==> flow/design.v <==
module alu(
    input wire [7:0] A,
    input wire [7:0] B,
    input wire [3:0] s,
    input wire clk,
    output reg [7:0] alu_out
);
    wire [7:0] fullout;
    wire [7:0] logicout;
    wire [7:0] shiftout;
    wire [7:0] finalout;
	full_adder g1(A, B,s[3],fullout);
	logic_unit g2(A, B,s[3],s[2],logicout);
	shift_reg g3(A,s[3],s[2],shiftout);
	control_unit g43 (fullout[0],logicout[0],shiftout[0],s[1],s[0],finalout[0]);
	control_unit g45 (fullout[1],logicout[1],shiftout[1],s[1],s[0],finalout[1]);
	control_unit g44 (fullout[2],logicout[2],shiftout[2],s[1],s[0],finalout[2]);
	control_unit g46 (fullout[3],logicout[3],shiftout[3],s[1],s[0],finalout[3]);
	control_unit g42 (fullout[4],logicout[4],shiftout[4],s[1],s[0],finalout[4]);
	control_unit g47 (fullout[5],logicout[5],shiftout[5],s[1],s[0],finalout[5]);
	control_unit g48 (fullout[6],logicout[6],shiftout[6],s[1],s[0],finalout[6]);
	control_unit g49 (fullout[7],logicout[7],shiftout[7],s[1],s[0],finalout[7]);
    always @(posedge clk) begin
            alu_out <= finalout;
    end
endmodule
module control_unit (
input A,
input B,
input C,
input s1,s0,
output  res);
wire x;
mux2x1 g1(B,C,s1,x);
mux2x1 g2(A,x,s0,res);
endmodule
module xorgate(a,b,f);
input  a,b;
output  f;
xor g1(f,a,b);
endmodule
module xorgate3(a,b,c,f);
input  a,b,c;
output  f;
xor g1(f,a,b,c);
endmodule
module orgate(a,b,f);
input  a, b ;
output  f ;
or g1(f,a,b) ;
endmodule
module orgate3(a,b,c,f);
input  a, b, c ;
output  f ;
or g1(f,a,b,c) ;
endmodule
module andgate(a,b,f);
input  a, b;
output  f;
and g1(f,a,b);
endmodule
module andgatem8 (a,b,c,f);
input a,b,c;
output f;
and g1(f,a,b,c);
endmodule
module andgatem4 (a,b,f);
input [7:0] a;
input b;
output [7:0] f;
assign f= a&b;
endmodule
module orgate_cout(a,b,c,f);
input a, b, c;
output f;
assign f = a | b | c;
endmodule 
module notgate(a, f);
input  a;
output  f;
not (f,a);
endmodule
module mux2x1(a, b, s, f);
  input  a, b;
  input s;
  output  f;
  wire  x1;
  wire  x2;
  andgate g1(a, ~s, x1);
  andgate g2(b, s, x2);
  orgate g3(x1, x2, f);
endmodule
module mux4x2(a, b, c, d, s3, s2, f);
  input  a, b, c, d;
  input s3, s2;
  output  f;
  wire  x1, x2, x3, x4, x5, x6;
  andgatem8 g1(a, ~s3, ~s2, x1);
  andgatem8 g2(b, ~s3, s2, x2);
  andgatem8 g3(c, s3, ~s2, x3);
  andgatem8 g4(d, s3, s2, x4);
  orgate g5(x1, x2, x5);
  orgate g6(x3, x4, x6);
  orgate g7(x6, x5, f);
endmodule
module full_adder(
    input [7:0] A,
    input [7:0] B,
    input wire cin,
    output wire[7:0] sum
);
wire cout;
wire [7:0] sum_add;
wire cout_add1;
wire cout_add2;
wire cout_add3;
wire cout_add4;
wire cout_add5;
wire cout_add6;
wire cout_add7;
wire cout_add;
wire [7:0] sum_sub;
wire cout_sub1;
wire cout_sub2;
wire cout_sub3;
wire cout_sub4;
wire cout_sub5;
wire cout_sub6;
wire cout_sub7;
wire cout_sub;
sumadd g1(A[0],B[0],cin,sum_add[0],cout_add1);
sumadd g2(A[1],B[1],cout_add1,sum_add[1],cout_add2);
sumadd g3(A[2],B[2],cout_add2,sum_add[2],cout_add3);
sumadd g4(A[3],B[3],cout_add3,sum_add[3],cout_add4);
sumadd g5(A[4],B[4],cout_add4,sum_add[4],cout_add5);
sumadd g6(A[5],B[5],cout_add5,sum_add[5],cout_add6);
sumadd g7(A[6],B[6],cout_add6,sum_add[6],cout_add7);
sumadd g8(A[7],B[7],cout_add7,sum_add[7],cout_add);
sumsub g21(A[0],B[0],cin,sum_sub[0],cout_sub1);
sumsub g22(A[1],B[1],cout_sub1,sum_sub[1],cout_sub2);
sumsub g23(A[2],B[2],cout_sub2,sum_sub[2],cout_sub3);
sumsub g24(A[3],B[3],cout_sub3,sum_sub[3],cout_sub4);
sumsub g25(A[4],B[4],cout_sub4,sum_sub[4],cout_sub5);
sumsub g26(A[5],B[5],cout_sub5,sum_sub[5],cout_sub6);
sumsub g27(A[6],B[6],cout_sub6,sum_sub[6],cout_sub7);
sumsub g28(A[7],B[7],cout_sub7,sum_sub[7],cout_sub);
mux2x1 g31(sum_add[0],sum_sub[0],cin,sum[0]);
mux2x1 g32(sum_add[1],sum_sub[1],cin,sum[1]);
mux2x1 g33(sum_add[2],sum_sub[2],cin,sum[2]);
mux2x1 g34(sum_add[3],sum_sub[3],cin,sum[3]);
mux2x1 g35(sum_add[4],sum_sub[4],cin,sum[4]);
mux2x1 g36(sum_add[5],sum_sub[5],cin,sum[5]);
mux2x1 g37(sum_add[6],sum_sub[6],cin,sum[6]);
mux2x1 g38(sum_add[7],sum_sub[7],cin,sum[7]);
mux2x1 g39(cout_add,cout_sub,cin,cout);
endmodule
module sumadd (
input A,B,C,
output s,co);
	wire x;
	wire y;
	wire z;
	xorgate3 g1(A,B,C,s);
	andgate g2(C,A,x);
	andgate g3(C,B,y);
	andgate g4(A,B,z);
	orgate3 g5(x,y,z,co);
endmodule
module sumsub (
   input A, B, C,
   output s, co
);
   wire x;
   wire y;
   wire w;
	wire t;
	wire z;
   xor g10(s,A,B,C);  
	xorgate g2 (A,B,x);  
	notgate g3(x,y);  
	andgate g4(y,C,w);  
	notgate g5(A,t);  
	andgate g7(t,B,z);  
	orgate g8(w,z,co);
endmodule
module logic_unit(
  input wire[7:0] A,
  input wire [7:0] B,
  input wire  s3,s2,
  output wire [7:0] logic_out
);
  wire [7:0] Fand;
  wire [7:0] For;
  wire [7:0] Fxor;
  wire [7:0] Fnot;
andgate g1(A[0], B[0], Fand[0]);
andgate g2(A[1], B[1], Fand[1]);
andgate g3(A[2], B[2], Fand[2]);
andgate g4(A[3], B[3], Fand[3]);
andgate g5(A[4], B[4], Fand[4]);
andgate g6(A[5], B[5], Fand[5]);
andgate g7(A[6], B[6], Fand[6]);
andgate g8(A[7], B[7], Fand[7]);
orgate g21(A[0], B[0], For[0]);
orgate g22(A[1], B[1], For[1]);
orgate g23(A[2], B[2], For[2]);
orgate g24(A[3], B[3], For[3]);
orgate g25(A[4], B[4], For[4]);
orgate g26(A[5], B[5], For[5]);
orgate g27(A[6], B[6], For[6]);
orgate g28(A[7], B[7], For[7]);
xorgate g31(A[0], B[0], Fxor[0]);
xorgate g32(A[1], B[1], Fxor[1]);
xorgate g33(A[2], B[2], Fxor[2]);
xorgate g34(A[3], B[3], Fxor[3]);
xorgate g35(A[4], B[4], Fxor[4]);
xorgate g36(A[5], B[5], Fxor[5]);
xorgate g37(A[6], B[6], Fxor[6]);
xorgate g38(A[7], B[7], Fxor[7]);
notgate g41(B[0], Fnot[0]);
notgate g42(B[1], Fnot[1]);
notgate g43(B[2], Fnot[2]);
notgate g44(B[3], Fnot[3]);
notgate g45(B[4], Fnot[4]);
notgate g46(B[5], Fnot[5]);
notgate g47(B[6], Fnot[6]);
notgate g48(B[7], Fnot[7]);
mux4x2 g51(Fand[0], For[0], Fxor[0], Fnot[0], s3, s2, logic_out[0]);
mux4x2 g52(Fand[1], For[1], Fxor[1], Fnot[1], s3, s2, logic_out[1]);
mux4x2 g53(Fand[2], For[2], Fxor[2], Fnot[2], s3, s2, logic_out[2]);
mux4x2 g54(Fand[3], For[3], Fxor[3], Fnot[3], s3, s2, logic_out[3]);
mux4x2 g55(Fand[4], For[4], Fxor[4], Fnot[4], s3, s2, logic_out[4]);
mux4x2 g56(Fand[5], For[5], Fxor[5], Fnot[5], s3, s2, logic_out[5]);
mux4x2 g57(Fand[6], For[6], Fxor[6], Fnot[6], s3, s2, logic_out[6]);
mux4x2 g58(Fand[7], For[7], Fxor[7], Fnot[7], s3, s2, logic_out[7]);
endmodule
module shift_reg(
input wire [7:0] A,
input wire s3,s2,
output wire [7:0] reg_out
);
 wire [7:0] Sl;
 wire [7:0] Sr;
 wire [7:0] Rl;
 wire [7:0] Rr;
ShiftL g1 (A,Sl);
ShiftR g2 (A,Sr);
RotateL g3 (A,Rl);
RotateR g4 (A,Rr);
mux4x2 g51(Rr[0], Sr[0], Rl[0], Sl[0], s3, s2, reg_out[0]);
mux4x2 g52(Rr[1], Sr[1], Rl[1], Sl[1], s3, s2, reg_out[1]);
mux4x2 g53(Rr[2], Sr[2], Rl[2], Sl[2],s3, s2, reg_out[2]);
mux4x2 g54(Rr[3], Sr[3], Rl[3], Sl[3], s3, s2, reg_out[3]);
mux4x2 g55(Rr[4], Sr[4], Rl[4], Sl[4], s3, s2, reg_out[4]);
mux4x2 g56(Rr[5], Sr[5], Rl[5], Sl[5], s3, s2, reg_out[5]);
mux4x2 g57(Rr[6], Sr[6], Rl[6], Sl[6], s3, s2, reg_out[6]);
mux4x2 g58(Rr[7], Sr[7], Rl[7], Sl[7], s3, s2, reg_out[7]);
endmodule
module ShiftL(a,f);
input wire [7:0] a;
output wire [7:0] f;
assign f[7] = a[6];
assign f[6] = a[5];
assign f[5] = a[4];
assign f[4] = a[3];
assign f[3] = a[2];
assign f[2] = a[1];
assign f[1] = a[0];
assign f[0] = 0;
endmodule
module ShiftR(a,f);
input wire [7:0] a;
output wire [7:0] f;
assign f[7] = 0;
assign f[6] = a[7];
assign f[5] = a[6];
assign f[4] = a[5];
assign f[3] = a[4];
assign f[2] = a[3];
assign f[1] = a[2];
assign f[0] = a[1];
endmodule
module RotateL(a,f);
input wire [7:0] a;
output wire [7:0] f;
assign f[7] = a[6];
assign f[6] = a[5];
assign f[5] = a[4];
assign f[4] = a[3];
assign f[3] = a[2];
assign f[2] = a[1];
assign f[1] = a[0];
assign f[0] = a[7];
endmodule
module RotateR(a,f);
input wire [7:0] a;
output wire [7:0] f;
assign f[7] = a[0];
assign f[6] = a[7];
assign f[5] = a[6];
assign f[4] = a[5];
assign f[3] = a[4];
assign f[2] = a[3];
assign f[1] = a[2];
assign f[0] = a[1];
endmodule
Reports on alu
Tool output for the design above, in the order of the flow.
Lines are those of the file above, counted from 1.
Operators: Yosys type, input widths -> output width; for muxes data width and select width s.
Cell names lack the library's common part.
{"block": "setup", "top": "alu", "clock_port": "clk", "library": "sky130hd", "corner": "tt_025C_1v80"}

Word-level counts
Source: Yosys, flattened and elaborated, memories not mapped. Widths are those after wreduce; folded enables and synchronous resets count as part of the registers. Registers that Yosys merges into a memory's read port (data or address) are not register bits. Print and check cells do not count. Equal cells are merged and count once.
{"block": "bits", "register_bits": 8, "latchBits": 0, "mem_bits_rw": 0, "romBits": 0, "clocked_rd_ports_x_width": 0, "n_memories": 0, "inputBits": 21, "output_inout_bits": 8, "wordCells": 342}
{"block": "op_classes", "n_addsub": 0, "multipliers": 0, "n_div": 0, "compare": 0, "equal": 0, "n_shift": 0, "n_mux": 0, "bitwise": 341, "reduce_and_logical": 0}
{"block": "ops", "cell": "$and 1x1->1", "count": 193}
{"block": "ops", "cell": "$or 1x1->1", "count": 99}
{"block": "ops", "cell": "$not 1->1", "count": 26}
{"block": "ops", "cell": "$xor 1x1->1", "count": 23}

Depth
Depth = most cells in a row (Yosys ltp): at word level without a register or memory, in the mapped netlist without a sequential cell, where the memories' decode and read muxes count.
{"block": "depth", "ltp_word": 26, "ABC_AREA": 0, "depth_mapped": 15, "ltp_nobuf": 13}

Netlist
The flow's flattened synthesis, as Yosys stat reports it; memories are mapped. The netlist is that of the ABC_AREA named above (0 if unset); the other value can give another one.
The area totals of this step are shown rounded.
{"block": "types", "cell_type": "fa_1", "count": 14, "area_total_um2": 280.269}
{"block": "types", "cell_type": "ha_1", "count": 17, "area_total_um2": 212.704}
{"block": "types", "cell_type": "dfxtp_1", "count": 8, "area_total_um2": 160.154}
{"block": "types", "cell_type": "mux2i_1", "count": 12, "area_total_um2": 120.115}
{"block": "types", "cell_type": "a21oi_1", "count": 17, "area_total_um2": 85.082}
{"block": "types", "cell_type": "inv_1", "count": 22, "area_total_um2": 82.579}
{"block": "types", "cell_type": "mux4_2", "count": 2, "area_total_um2": 45.043}
{"block": "types", "cell_type": "o22ai_1", "count": 7, "area_total_um2": 43.792}
{"block": "types", "cell_type": "nor2_1", "count": 11, "area_total_um2": 41.29}
{"block": "types", "cell_type": "o21ai_0", "count": 7, "area_total_um2": 35.034}
{"block": "types", "cell_type": "buf_6", "count": 3, "area_total_um2": 33.782}
{"block": "types", "cell_type": "nand2_1", "count": 7, "area_total_um2": 26.275}
{"block": "types", "cell_type": "a21o_1", "count": 2, "area_total_um2": 15.014}
{"block": "types", "cell_type": "buf_2", "count": 3, "area_total_um2": 15.014}
{"block": "types", "cell_type": "mux2_2", "count": 1, "area_total_um2": 11.261}
{"block": "types", "cell_type": "a221o_1", "count": 1, "area_total_um2": 10.01}
{"block": "types", "cell_type": "xnor2_1", "count": 1, "area_total_um2": 8.758}
{"block": "types", "cell_type": "a211oi_1", "count": 1, "area_total_um2": 7.507}
Not listed: further types 6, cells in them 6.
{"block": "synth_totals", "cell_count": 142, "synth_area_mm2": 0.001267, "seqArea_mm2": 0.0001602, "ffs": 8, "n_buf": 9}
By module: a second synthesis without flattening, with its own total; a netlist apart from the flattened one above.
{"block": "unflattened", "hier_cells": 410, "area_unflattened_mm2": 0.00283}
Each row is one instance without its submodules.
{"block": "by_module", "mod": "andgate", "instances": 96, "cells": 1, "mod_area_mm2": 0.0000063, "mod_seq_area_mm2": 0}
{"block": "by_module", "mod": "orgate", "instances": 88, "cells": 1, "mod_area_mm2": 0.0000063, "mod_seq_area_mm2": 0}
{"block": "by_module", "mod": "andgatem8", "instances": 64, "cells": 1, "mod_area_mm2": 0.0000063, "mod_seq_area_mm2": 0}
{"block": "by_module", "mod": "sumsub", "instances": 8, "cells": 1, "mod_area_mm2": 0.0000238, "mod_seq_area_mm2": 0}
{"block": "by_module", "mod": "xorgate3", "instances": 8, "cells": 1, "mod_area_mm2": 0.0000238, "mod_seq_area_mm2": 0}
{"block": "by_module", "mod": "alu", "instances": 1, "cells": 8, "mod_area_mm2": 0.0001602, "mod_seq_area_mm2": 0.0001602}
{"block": "by_module", "mod": "xorgate", "instances": 16, "cells": 1, "mod_area_mm2": 0.0000088, "mod_seq_area_mm2": 0}
{"block": "by_module", "mod": "mux4x2", "instances": 16, "cells": 2, "mod_area_mm2": 0.0000075, "mod_seq_area_mm2": 0}
{"block": "by_module", "mod": "mux2x1", "instances": 24, "cells": 1, "mod_area_mm2": 0.0000038, "mod_seq_area_mm2": 0}
{"block": "by_module", "mod": "notgate", "instances": 24, "cells": 1, "mod_area_mm2": 0.0000038, "mod_seq_area_mm2": 0}
{"block": "by_module", "mod": "ShiftL", "instances": 1, "cells": 9, "mod_area_mm2": 0.0000638, "mod_seq_area_mm2": 0}
{"block": "by_module", "mod": "ShiftR", "instances": 1, "cells": 9, "mod_area_mm2": 0.0000638, "mod_seq_area_mm2": 0}
{"block": "by_module", "mod": "RotateL", "instances": 1, "cells": 8, "mod_area_mm2": 0.0000601, "mod_seq_area_mm2": 0}
{"block": "by_module", "mod": "RotateR", "instances": 1, "cells": 8, "mod_area_mm2": 0.0000601, "mod_seq_area_mm2": 0}
Modules not listed: 6.

Path before layout
Source: OpenSTA report_checks on the synthesized netlist (no wires, ideal clock, input and output delay 20% of the period each), path of least setup slack; recovery checks are left aside. Register names are those of the netlist, which keeps one name where synthesis merged equal registers.
{"block": "synth_path", "path_type": "input -> register", "from": "input port A[0]", "to": "register alu_out[7]", "period_ps": 4230, "in_delay_ps": 846, "setup_time_ps": 70, "t_first_pin_ps": 846, "arrival_time_ps": 4046, "required_time_ps": 4160, "slack_ps": 114, "delay_ps": 3270, "path_stages": 12, "path_buffers": 0, "period_less_setup_slack_ps": 4116}
"delay_ps" = arrival - input delay + setup time.
"path_stages" counts driving pins, that of a launching flip-flop among them; a cell with two outputs on the path counts twice.
"period_less_setup_slack_ps" is the clock period less the worst setup slack; recovery checks do not enter. This is arithmetic on one report: input and output delays are still those of the set period (20% each).
Between the ends stands the longest chain of elaborated cells between them, by number of cells; it is not shown to be the way that was timed. Of several equally long chains one is given.
Each line given opens the expression or statement behind the cell; cells for indexed reads and writes are added by Yosys, which also makes memories of some case tables.
{"block": "synth_via", "cell_sequence": "inv_1 fa_1 fa_1 fa_1 fa_1 fa_1 fa_1 fa_1 mux2i_1 xnor2_1 o21ai_1 a21oi_1", "elab_chain_cells": 26, "cone_cells": 59, "classes_between": "59 x logic"}
{"block": "synth_rtl", "element": "start, declared", "line": 2, "rtl": "input wire [7:0] A,"}
{"block": "synth_rtl", "element": "$and 1x1->1", "line": 60, "rtl": "and g1(f,a,b);"}
{"block": "synth_rtl", "element": "$or 1x1->1 x2", "line": 55, "rtl": "or g1(f,a,b,c) ;"}
{"block": "synth_rtl", "element": "$and 1x1->1", "line": 60}
{"block": "synth_rtl", "element": "$or 1x1->1 x2", "line": 55}
{"block": "synth_rtl", "element": "$and 1x1->1", "line": 60}
{"block": "synth_rtl", "element": "$or 1x1->1 x2", "line": 55}
{"block": "synth_rtl", "element": "$and 1x1->1", "line": 60}
{"block": "synth_rtl", "element": "[... 8 more ...]"}
{"block": "synth_rtl", "element": "$and 1x1->1", "line": 60}
{"block": "synth_rtl", "element": "$or 1x1->1 x2", "line": 55}
{"block": "synth_rtl", "element": "$xor 1x1->1", "line": 45, "rtl": "xor g1(f,a,b,c);"}
{"block": "synth_rtl", "element": "$and 1x1->1", "line": 60}
{"block": "synth_rtl", "element": "$or 1x1->1", "line": 50, "rtl": "or g1(f,a,b) ;"}
{"block": "synth_rtl", "element": "$and 1x1->1", "line": 60}
{"block": "synth_rtl", "element": "$or 1x1->1", "line": 50}
{"block": "synth_rtl", "element": "end, assigned", "line": 24, "rtl": "alu_out <= finalout;"}
{"block": "synth_rtl", "element": "end, declared", "line": 6, "rtl": "output reg [7:0] alu_out"}

Worst path after layout
From the final timing report of job 1: the path of least setup slack in the routed layout; clock arrival at registers is part of the times.
The report prints the path's times to 10 ps; the period is as set.
{"block": "layout_path", "path_type": "input -> register", "from": "input port B[0]", "to": "register alu_out[7]", "period_ps": 4860, "in_delay_ps": 970, "setup_time_ps": 70, "t_first_pin_ps": 970, "arrival_time_ps": 4160, "required_time_ps": 5040, "slack_ps": 880, "path_stages": 12, "path_buffers": 1}
Between the ends stands the longest chain of elaborated cells between them, by number of cells; it is not shown to be the way that was timed. Of several equally long chains one is given.
{"block": "layout_via", "cell_sequence": "clkdlybuf4s15_2 fa_2 fa_2 fa_2 fa_2 fa_2 fa_2 fa_1 mux2i_1 xnor2_1 o21ai_1 a21oi_1", "elab_chain_cells": 26, "cone_cells": 52, "classes_between": "52 x logic"}
{"block": "layout_rtl", "element": "start, declared", "line": 3, "rtl": "input wire [7:0] B,"}
{"block": "layout_rtl", "element": "$and 1x1->1", "line": 60, "rtl": "and g1(f,a,b);"}
{"block": "layout_rtl", "element": "$or 1x1->1 x2", "line": 55, "rtl": "or g1(f,a,b,c) ;"}
{"block": "layout_rtl", "element": "$and 1x1->1", "line": 60}
{"block": "layout_rtl", "element": "$or 1x1->1 x2", "line": 55}
{"block": "layout_rtl", "element": "$and 1x1->1", "line": 60}
{"block": "layout_rtl", "element": "$or 1x1->1 x2", "line": 55}
{"block": "layout_rtl", "element": "$and 1x1->1", "line": 60}
{"block": "layout_rtl", "element": "[... 8 more ...]"}
{"block": "layout_rtl", "element": "$and 1x1->1", "line": 60}
{"block": "layout_rtl", "element": "$or 1x1->1 x2", "line": 55}
{"block": "layout_rtl", "element": "$xor 1x1->1", "line": 45, "rtl": "xor g1(f,a,b,c);"}
{"block": "layout_rtl", "element": "$and 1x1->1", "line": 60}
{"block": "layout_rtl", "element": "$or 1x1->1", "line": 50, "rtl": "or g1(f,a,b) ;"}
{"block": "layout_rtl", "element": "$and 1x1->1", "line": 60}
{"block": "layout_rtl", "element": "$or 1x1->1", "line": 50}
{"block": "layout_rtl", "element": "end, assigned", "line": 24, "rtl": "alu_out <= finalout;"}
{"block": "layout_rtl", "element": "end, declared", "line": 6, "rtl": "output reg [7:0] alu_out"}

--- measured runs ---
Measured results for alu: 2 stored runs of the Yosys and OpenROAD flow on sky130hd. The settings differ; the order carries no meaning. The constraints put input and output delay at 20% of the set period each and load the outputs with 0.01 pF.
"clock_period_reached_ps" is the run's clock period less its worst setup slack. It is reckoned from that one timing run; input and output delays stay at 20% of the period that was set.
"critical_path_time_ps": the worst setup path's part of the clock period (all of it between registers, 20% less for each end at a port) less its slack. A launch clock that arrives late makes it longer, a capture clock that arrives late makes it shorter.
By "fin_power_mw" is meant OpenSTA's value without simulated activity: inputs other than the clock are taken to toggle once in ten clock periods, and the tool carries that through the logic.
"critical_path_time_ps" is known to 10 ps.
Results are given in rounded form.

{"run": "job 1", "settings": { "period_ns": 4.86, "SETUP_SLACK_MARGIN": 0.97, "CAP_MARGIN": 20, "CORE_MARGIN": 2, "CORE_UTILIZATION": 40, "SLEW_MARGIN": 20 }, "results": { "clock_period_reached_ps": 3982, "design_die_area_mm2": 0.003635, "fin_util_pct": 53.0, "synthesis_area_mm2": 0.001267, "critical_path_time_ps": 3010, "worstPathKind": "input -> register", "hold_worst_slack_ps": 1157, "cell_area_final_mm2": 0.001605, "fin_power_mw": 0.2805, "setup_ws_ps": 878, "tns_setup_ps": 0 }}
{"run": "job 2", "settings": { "period_ns": 6.81, "CORE_UTILIZATION": 36, "PLACE_DENSITY_LB_ADDON": 0.2, "CORE_MARGIN": 2, "CELL_PAD_IN_SITES_DETAIL_PLACEMENT": 1, "CTS_CLUSTER_SIZE": 77, "SLEW_MARGIN": 35, "MIN_ROUTING_LAYER": "met1", "CAP_MARGIN": 20 }, "results": { "clock_period_reached_ps": 5491, "design_die_area_mm2": 0.004011, "fin_util_pct": 46.7, "synthesis_area_mm2": 0.001267, "critical_path_time_ps": 4130, "worstPathKind": "input -> register", "hold_worst_slack_ps": 1937, "cell_area_final_mm2": 0.001572, "fin_power_mw": 0.2014, "setup_ws_ps": 1319, "tns_setup_ps": 0 }}
--- end ---
